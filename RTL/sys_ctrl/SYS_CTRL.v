==> flow/design.v <==
module SYS_CTRL_rx
(
input wire CLK,
input wire RST,
input wire [7:0] RX_P_DATA,
input wire RX_D_VLD,
output reg EN,
output reg [3:0] ALU_FUN,
output reg CLK_EN, 
output reg [3:0] Address,
output reg WrEn,
output reg RdEn,
output reg [7:0] WrData
);
localparam  [3:0]      IDLE           = 4'b0000,
                       WAIT_ADD       = 4'b0001,      
					   WAIT_ADD1      = 4'b0011,
					   WAIT_DATA      = 4'b0010,
					   WAIT_OPA       = 4'b0110,
					   WAIT_OPB       = 4'b0100,
					   WAIT_FUN       = 4'b0101,
					   WAIT_FUN1      = 4'b0111,
					   STING_Rd       = 4'b1111,
					   STING_Wr       = 4'b1110,
					   STING_ALUop    = 4'b1100,
					   STING_ALUno    = 4'b1101;
reg         [3:0]          next_state,current_state;				   
reg   [3:0]    Reg_FUN , Reg_Address ;
always@(posedge CLK , negedge RST)
begin 
if(!RST)
   begin 
	      current_state <= IDLE ;
		end
	else 
	   begin 
	      current_state <= next_state ;
	    end 
end
always@(*)
begin 
   case(current_state)
	IDLE :    begin
			      if (RX_D_VLD && RX_P_DATA == 'hAA )
				  begin
				     next_state = WAIT_ADD ;
				  end
				  else if (RX_D_VLD && RX_P_DATA == 'hBB )
				  begin
				     next_state = WAIT_ADD1 ;
				  end
				  else if (RX_D_VLD && RX_P_DATA == 'hCC)
				   begin
				     next_state = WAIT_OPA ;
				   end
				   else if (RX_D_VLD && RX_P_DATA == 'hDD)
				   begin
				     next_state = WAIT_FUN ;
				   end
				   else 
				   next_state = IDLE ;
			  end	
    WAIT_ADD: begin
	              if (RX_D_VLD)
				  begin
				     next_state = WAIT_DATA ;
				  end
				  else 
				  begin
				     next_state = WAIT_ADD ;
				  end
			  end
	WAIT_DATA: begin 
	             if (RX_D_VLD)
				 begin 
				     next_state = STING_Wr ;
				 end
				 else
				 begin
				     next_state = WAIT_DATA;
				 end 
			   end
    WAIT_ADD1: begin 
	             if (RX_D_VLD)
				 begin 
				     next_state = STING_Rd;
				 end
				 else
				 begin
				     next_state = WAIT_ADD1 ;
   				 end
			   end
	WAIT_OPA: begin
	             if (RX_D_VLD)
				 begin 
				     next_state = WAIT_OPB ;
				 end
				 else
				 begin 
				     next_state = WAIT_OPA ;
                 end
			  end
    WAIT_OPB: begin 
                 if (RX_D_VLD)
                 begin
                     next_state = WAIT_FUN ;
                 end
                 else 
                 begin 
                     next_state = WAIT_OPB ;
                 end
			  end
    WAIT_FUN: begin
                 if(RX_D_VLD)
                 begin
                     next_state = STING_ALUop ; 
                 end
                 else
                 begin 
                     next_state = WAIT_FUN ;
                 end
			   end
	WAIT_FUN1: begin
                 if(RX_D_VLD)
                 begin
                     next_state = STING_ALUno ; 
                 end
                 else
                 begin 
                     next_state = WAIT_FUN ;
                 end
               end
  STING_Rd   : begin
                   next_state = IDLE;
               end			
	STING_Wr   :  begin
                   next_state = IDLE;
               end		
  STING_ALUop : begin
                   next_state = IDLE;
               end		
  STING_ALUno 	: begin
                   next_state = IDLE;
               end		
   default      :  begin
                   next_state = IDLE;
                   end
    endcase
end	
always@ (posedge CLK)
begin 
case (current_state)
   WAIT_ADD : begin 
         if (RX_D_VLD) 
            Reg_Address <= RX_P_DATA;	
			  end
	WAIT_FUN  : begin
	       if (RX_D_VLD) 
	          Reg_FUN <= RX_P_DATA;
	            end
	WAIT_FUN1  : begin 
	        if (RX_D_VLD)
	           Reg_FUN <= RX_P_DATA;
	           end
endcase
end
always @ (*)
 begin
	CLK_EN     = 1'b1 ;
    WrEn       = 0 ;
    Address    = 0 ;
    WrData     = 0 ;
    RdEn       = 0 ;
	ALU_FUN    = 0 ;
	EN         = 0 ;
  case(current_state)
    IDLE       : begin
	             CLK_EN     = 1'b1 ;
                 WrEn       = 0 ;
                 Address    = 0 ;
                 WrData     = 0 ;
                 RdEn       = 0 ;
                 ALU_FUN    = 0 ;
                 EN         = 0 ;
				 end
    WAIT_ADD   : begin
                CLK_EN     = 1'b0 ;
                WrEn       = 1'b0 ;
                Address    = RX_P_DATA ;
                WrData     = 0 ;
                RdEn       = 1'b0 ; 
				ALU_FUN    = 0 ;
	            EN         = 0 ;
				end
	WAIT_DATA : begin
	            CLK_EN     = 1'b0 ;
                WrEn       = 1'b0 ;
                Address    = Reg_Address;
                WrData     = 0;
                RdEn       = 1'b0 ; 
			         	ALU_FUN    = 0 ;
	              EN         = 0 ;
				end
    WAIT_ADD1 : begin 
	            CLK_EN     = 1'b0;
                WrEn       = 1'b0 ;
                Address    = 0 ;
                WrData     = 0; 
                RdEn       = 1'b0 ; 
			          	ALU_FUN    = 0 ;
	               EN         = 0 ;
				end
	WAIT_OPA :  begin 
	            CLK_EN     = 1'b0 ;
                WrEn       = 1'b1 ;
                Address    = 0 ;
                WrData     = RX_P_DATA ; 
                RdEn       = 1'b0 ;
                ALU_FUN    = 0 ;
            	EN         = 0 ;				
				end
    WAIT_OPB : begin
	            CLK_EN     = 1'b0 ;
                WrEn       = 1'b1 ;
                Address    = 1 ;
                WrData     = RX_P_DATA;
                RdEn       = 1'b0 ;
                ALU_FUN    = 0 ;
	            EN         = 0 ;				
				end
	WAIT_FUN : begin
	            CLK_EN     = 1'b1 ;
                WrEn       = 1'b0 ;
                Address    = 0 ;
                WrData     = 0;
                RdEn       = 1'b0 ; 
				        ALU_FUN    = 0 ;
	              EN         = 1'b0 ;
				end
    WAIT_FUN1 : begin 
	            CLK_EN     = 1'b1 ;
                WrEn       = 1'b0 ;
                Address    = 0 ;
                WrData     = 0;
                RdEn       = 1'b0 ; 
			         	ALU_FUN    = 0 ;
	              EN         = 1'b0 ;
				         end
			STING_Rd :   begin
			          CLK_EN     = 1'b0;
                WrEn       = 1'b0 ;
                Address    = RX_P_DATA ;
                WrData     = 0; 
                RdEn       = 1'b1 ; 
			         	ALU_FUN    = 0 ;
	              EN         = 0 ;
	            end	 
	   STING_Wr   :  begin
	             CLK_EN     = 1'b0 ;
                WrEn       = 1'b1 ;
                Address    = Reg_Address;
                WrData     = RX_P_DATA;
                RdEn       = 1'b0 ; 
			         	ALU_FUN    = 0 ;
	              EN         = 0 ;
               end		
     STING_ALUop : begin
                   CLK_EN     = 1'b1 ;
                WrEn       = 1'b0 ;
                Address    = 0 ;
                WrData     = 0;
                RdEn       = 1'b0 ; 
				        ALU_FUN    = Reg_FUN ;
	              EN         = 1'b1 ;
               end		
      STING_ALUno 	: begin
               CLK_EN     = 1'b1 ;
                WrEn       = 1'b0 ;
                Address    = 0 ;
                WrData     = 0;
                RdEn       = 1'b0 ; 
			         	ALU_FUN    = Reg_FUN ;
	              EN         = 1'b1 ;
               end		      
	endcase
end	
endmodule
module SYS_CTRL_tx	 
 (
input wire CLK,
input wire RST,
input wire [7:0] ALU_OUT,
input wire OUT_Valid,
input wire [7:0] RdData,
input wire RdData_Valid,
input wire Busy,
output reg [7:0] TX_P_DATA,
output reg TX_D_VLD
);    	
localparam [1:0]   IDLE   = 2'b00 ,
                   Rd_St  = 2'b01 ,
                   FUN_St = 2'b11 ;
reg  [1:0]      next_state , current_state ;
 always@(posedge CLK , negedge RST)
begin 
if(!RST)
   begin 
	      current_state <= IDLE ;
		end
	else 
	   begin 
	      current_state <= next_state ;
	    end 
end
always @ (posedge CLK or negedge RST)
    begin
        if (!RST)
            begin
                TX_P_DATA <= 0;
                TX_D_VLD  <= 0;
            end
        else
            begin
                if (OUT_Valid)
                    begin
                        TX_P_DATA <= ALU_OUT;
                        TX_D_VLD  <= 1;
                    end
                else if (RdData_Valid)
                    begin
                        TX_P_DATA <= RdData;
                        TX_D_VLD  <= 1;
                    end
                else if (Busy)
                    begin
                        TX_P_DATA <= 0;
                        TX_D_VLD  <= 0;
                    end
            end
    end
endmodule
module SYS_CTRL
(
input     wire             CLK,         
input     wire             RST,
input     wire [7:0]       RX_P_DATA,
input     wire             RX_D_VLD,
input     wire [7:0]      ALU_OUT,
input     wire             OUT_Valid,
input     wire [7:0]       RdData,
input     wire             RdData_Valid,
input     wire             TX_OUT_Busy,
output    wire             EN,
output    wire [3:0]       ALU_FUN,
output    wire             CLK_EN, 
output    wire [3:0]       Address,
output    wire             WrEn,
output    wire             RdEn,
output    wire [7:0]       WrData,
output    wire [7:0]       TX_P_DATA,
output    wire             TX_D_VLD
);	  
SYS_CTRL_rx U0_SYS_CTRL_rx  (
.CLK(CLK),
.RST(RST),
.RX_P_DATA(RX_P_DATA),
.RX_D_VLD(RX_D_VLD),
.EN(EN),
.ALU_FUN(ALU_FUN),
.CLK_EN(CLK_EN),
.Address(Address),
.WrEn(WrEn),
.RdEn(RdEn),
.WrData(WrData)
);
SYS_CTRL_tx U0_SYS_CTRL_tx (
.CLK(CLK),
.RST(RST),
.ALU_OUT( ALU_OUT),
.OUT_Valid(OUT_Valid),
.RdData(RdData),
.RdData_Valid(RdData_Valid),
.Busy(TX_OUT_Busy),
.TX_P_DATA(TX_P_DATA),
.TX_D_VLD( TX_D_VLD)
 );
 endmodule
## Tool chain data of SYS_CTRL

The steps from the RTL of SYS_CTRL to its reports follow in flow order.
Lines are those of the file above, counted from 1.
Cell names lack the library's common part.
Not given: --

- Top module: SYS_CTRL
- Clock port: CLK
- Cell library: sky130hd
- Timing corner: tt_025C_1v80

## Word level

Counts by Yosys on the flattened word-level netlist (proc, flatten, opt, wreduce; memories kept). Register bits leave out memories and registers merged into their read ports (data or address). Print and check cells are left out.

- Register bits after elaboration: 21
- Input port bits: 30
- Output and inout port bits: 29
- Word-level cells: 63

- Eq/ne operators: 16
- Muxes and demuxes: 27
- Reductions and logical operators: 15

Operators with widths:

| cell | count |
|---|---|
| 4-bit two-way mux | 10 |
| 8-bit equality test with constant B | 4 |
| 4-bit case mux with 8-bit select | 1 |
| 8-bit two-way mux | 4 |
| 4-bit by 3-bit equality test with 1-bit output with constant B | 4 |
| 4-bit equality test with constant B | 4 |
| 4-bit case mux with 3-bit select | 1 |
| 2-bit OR reduction | 4 |
| 4-bit by 2-bit equality test with 1-bit output with constant B | 2 |
| 1-bit two-way mux | 8 |
| 7-bit OR reduction | 1 |
| 1-bit logical AND | 4 |
| 2-bit AND reduction | 2 |
| 4-bit by 1-bit equality test with 1-bit output with constant B | 1 |
| 4-bit zero test | 1 |
| 2-bit two-way mux | 2 |
| 3-bit nonzero test | 1 |
| 3-bit OR reduction | 1 |
| 3-bit two-way mux | 1 |
| 2-bit by 1-bit != test with 1-bit output with constant B | 1 |
| 2-bit nonzero test | 1 |

## Depth

Depth = most cells in a row (Yosys ltp): at word level without a register or memory, in the mapped netlist without a sequential cell, where the memories' decode and read muxes count.

- Depth after elaboration: 7
- ABC_AREA: 0
- Depth in mapped cells: 4
- Depth with buffers taken out: 3

## Mapped cells and area

The flow's flattened synthesis, as Yosys stat reports it; memories are mapped. The netlist is that of the ABC_AREA named above (0 if unset); the other value can give another one.

- Cells in the netlist: 104
- Mapped area: 1192.4 um2
- Sequential part of the area: 716.9 um2
- Flip-flops: 27
- Buffers: 4

Cell types:

| type | count | total area (um2) |
|---|---|---|
| dfrtp_1 | 18 | 450.432 |
| edfxtp_1 | 8 | 240.23 |
| and2_1 | 16 | 100.096 |
| a22oi_1 | 8 | 60.058 |
| o21ai_0 | 10 | 50.048 |
| nand2_1 | 12 | 45.043 |
| a22o_1 | 3 | 26.275 |
| dfstp_2 | 1 | 26.275 |
| and4bb_1 | 2 | 25.024 |
| mux2_2 | 2 | 22.522 |
| o22ai_1 | 3 | 18.768 |
| inv_1 | 4 | 15.014 |
| o221ai_2 | 1 | 15.014 |
| a2111o_1 | 1 | 11.261 |
| clkbuf_1 | 3 | 11.261 |
| nor2_1 | 3 | 11.261 |
| a221o_1 | 1 | 10.01 |
| mux2i_1 | 1 | 10.01 |

Other cell types: 7; their cells: 7.
The figures by module come from a second, unflattened synthesis with its own total; it is not the netlist above.

- Cells (unflattened synthesis): 110
- Area total of the unflattened synthesis: 1282.5 um2

Rows give one instance, submodules left out.

Modules:

| module | instances | cells | area (um2) | seq. area (um2) |
|---|---|---|---|---|
| SYS_CTRL_rx | 1 | 64 | 824.5 | 491.7 |
| SYS_CTRL_tx | 1 | 46 | 457.9 | 225.2 |
| SYS_CTRL | 1 | 0 | 0.0 | 0.0 |

## Timing after synthesis

Path of least setup slack by OpenSTA after synthesis, without wires, with an ideal clock, recovery checks aside; 20% of the period is set as input and as output delay. Where synthesis merged equal registers, the netlist keeps one of their names.

- Kind: register -> output
- Start point: register U0_SYS_CTRL_rx.current_state
- End point: output CLK_EN
- Clock period: 1.71 ns
- Output delay: 0.342 ns
- Time at the first pin: 0.000 ns
- Arrival time: 1.280 ns
- Data required time: 1.368 ns
- Slack: 0.088 ns
- Path delay: 1.280 ns
- Driving pins on the path: 4
- Buffers on the path: 1
- Period reached after synthesis: 1.622 ns

"path delay" = arrival - input delay + setup time.
A path that ends at an output port has no setup time.
"driving pins on the path" counts driving pins, that of a launching flip-flop among them; a cell with two outputs on the path counts twice.
"period reached after synthesis" = period - worst setup slack (recovery checks aside). The figure is calculated, with input and output delays left at 20% of the set period.
An end named without its bit number is one bit of that signal or, where synthesis recoded a state register, one of its new flip-flops.
Between the ends stands the longest chain of elaborated cells between them, by number of cells; it is not shown to be the way that was timed. Of several equally long chains one is given.
A line is the first line of the expression or statement that the cell stems from. Yosys adds cells for indexed reads and writes and turns some case tables into memories.

- Cell sequence: dfrtp_1 or3_1 clkbuf_1 nor4_1
- Length of the longest elaborated chain: 3
- Elaborated cells between the ends (all ways): 9
- Those cells by class: 7 x eq/ne; 1 x mux; 1 x reduce/logical

Ends and longest elaborated chain, after synthesis:

| item | line | source |
|---|---|---|
| start, declared | 27 | `reg [3:0] next_state,current_state;` |
| start, assigned | 33 | `current_state <= IDLE ;` |
| start, assigned | 37 | `current_state <= next_state ;` |
| 4-bit by 2-bit equality test with 1-bit output | 176 | `case(current_state)` |
| 7-bit OR reduction | -- |  |
| 1-bit two-way mux | 176 |  |
| end, declared | 355 | `output    wire             CLK_EN,` |

Some nets on the timed path still bear RTL names; the line given drives or declares the net.

Nets with RTL names, path after synthesis:

| signal | line |
|---|---|
| WrEn | 176 |

## Worst path after layout

Path of least setup slack in the final report of run 2 (OpenROAD, finished layout, wires in). Where an end is a register, its clock arrival counts in the times.

- Kind: register -> output
- Start point: register (name not given)
- End point: output WrData[2]
- Clock period: 2.47 ns
- Output delay: 0.49 ns
- Time at the first pin: 0.27 ns
- Arrival time: 1.90 ns
- Data required time: 1.98 ns
- Slack: 0.08 ns
- Driving pins on the path: 5
- Buffers on the path: 2

- Cell sequence: dfrtp_1 or3_1 buf_4 and2_1 clkdlybuf4s50_1

Ends and longest elaborated chain, after layout:

| item | line | source |
|---|---|---|
| end, declared | 359 | `output    wire [7:0]       WrData,` |

No chain of elaborated cells between the ends is given.

Below are 2 stored runs of the flow (Yosys, OpenROAD; platform sky130hd) on SYS_CTRL, each with its settings and what was measured, unordered. Constraints: input delay and output delay 20% of the set period each, output load 0.01 pF.
"achieved clock period" means the clock period less the worst setup slack. The figure is calculated, with input and output delays left at 20% of the set period.
"critical path time": the worst setup path's part of the clock period (all of it between registers, 20% less for each end at a port) less its slack. A launch clock that arrives late makes it longer, a capture clock that arrives late makes it shorter.
By "total power after layout" is meant OpenSTA's value without simulated activity: inputs other than the clock are taken to toggle once in ten clock periods, and the tool carries that through the logic.
A setting shown as - is not set for that run.
Results: - = not shown.

| item | run 1 | run 2 |
|---|---|---|
| period_ns | 1.66 | 2.47 |
| CORE_UTILIZATION | 30 | 25 |
| PLACE_DENSITY_LB_ADDON | 0.08 | 0.27 |
| CELL_PAD_IN_SITES_GLOBAL_PLACEMENT | 1 | - |
| CELL_PAD_IN_SITES_DETAIL_PLACEMENT | 2 | 2 |
| ABC_AREA | 1 | - |
| GPL_ROUTABILITY_DRIVEN | 1 | 0 |
| CTS_CLUSTER_SIZE | 77 | - |
| CTS_CLUSTER_DIAMETER | 223 | - |
| SLEW_MARGIN | 5 | 20 |
| MAX_ROUTING_LAYER | met4 | - |
| CAP_MARGIN | 20 | 20 |
| CORE_MARGIN | 2 | 2 |
| HOLD_SLACK_MARGIN | - | 0.11 |
| TNS_END_PERCENT | - | 50 |
| worst setup slack after layout (ns) | - | 0.081 |
| achieved clock period (ns) | - | 2.389 |
| utilization in the final report (%) | - | 40.9 |
| total negative slack (ns) | - | 0.000 |
| total power after layout (mW) | - | 0.8886 |
| synthesized cell area (um2) | - | 1192.4 |
| critical path time (ns) | - | 1.90 |
| worst path kind | - | register -> output |
| standard-cell area after layout (um2) | - | 1904.3 |
| die footprint (um2) | - | 5337.8 |
| smallest hold slack (ns) | - | 0.538 |

Run 1: no final report: routing broke off with DPL-0033
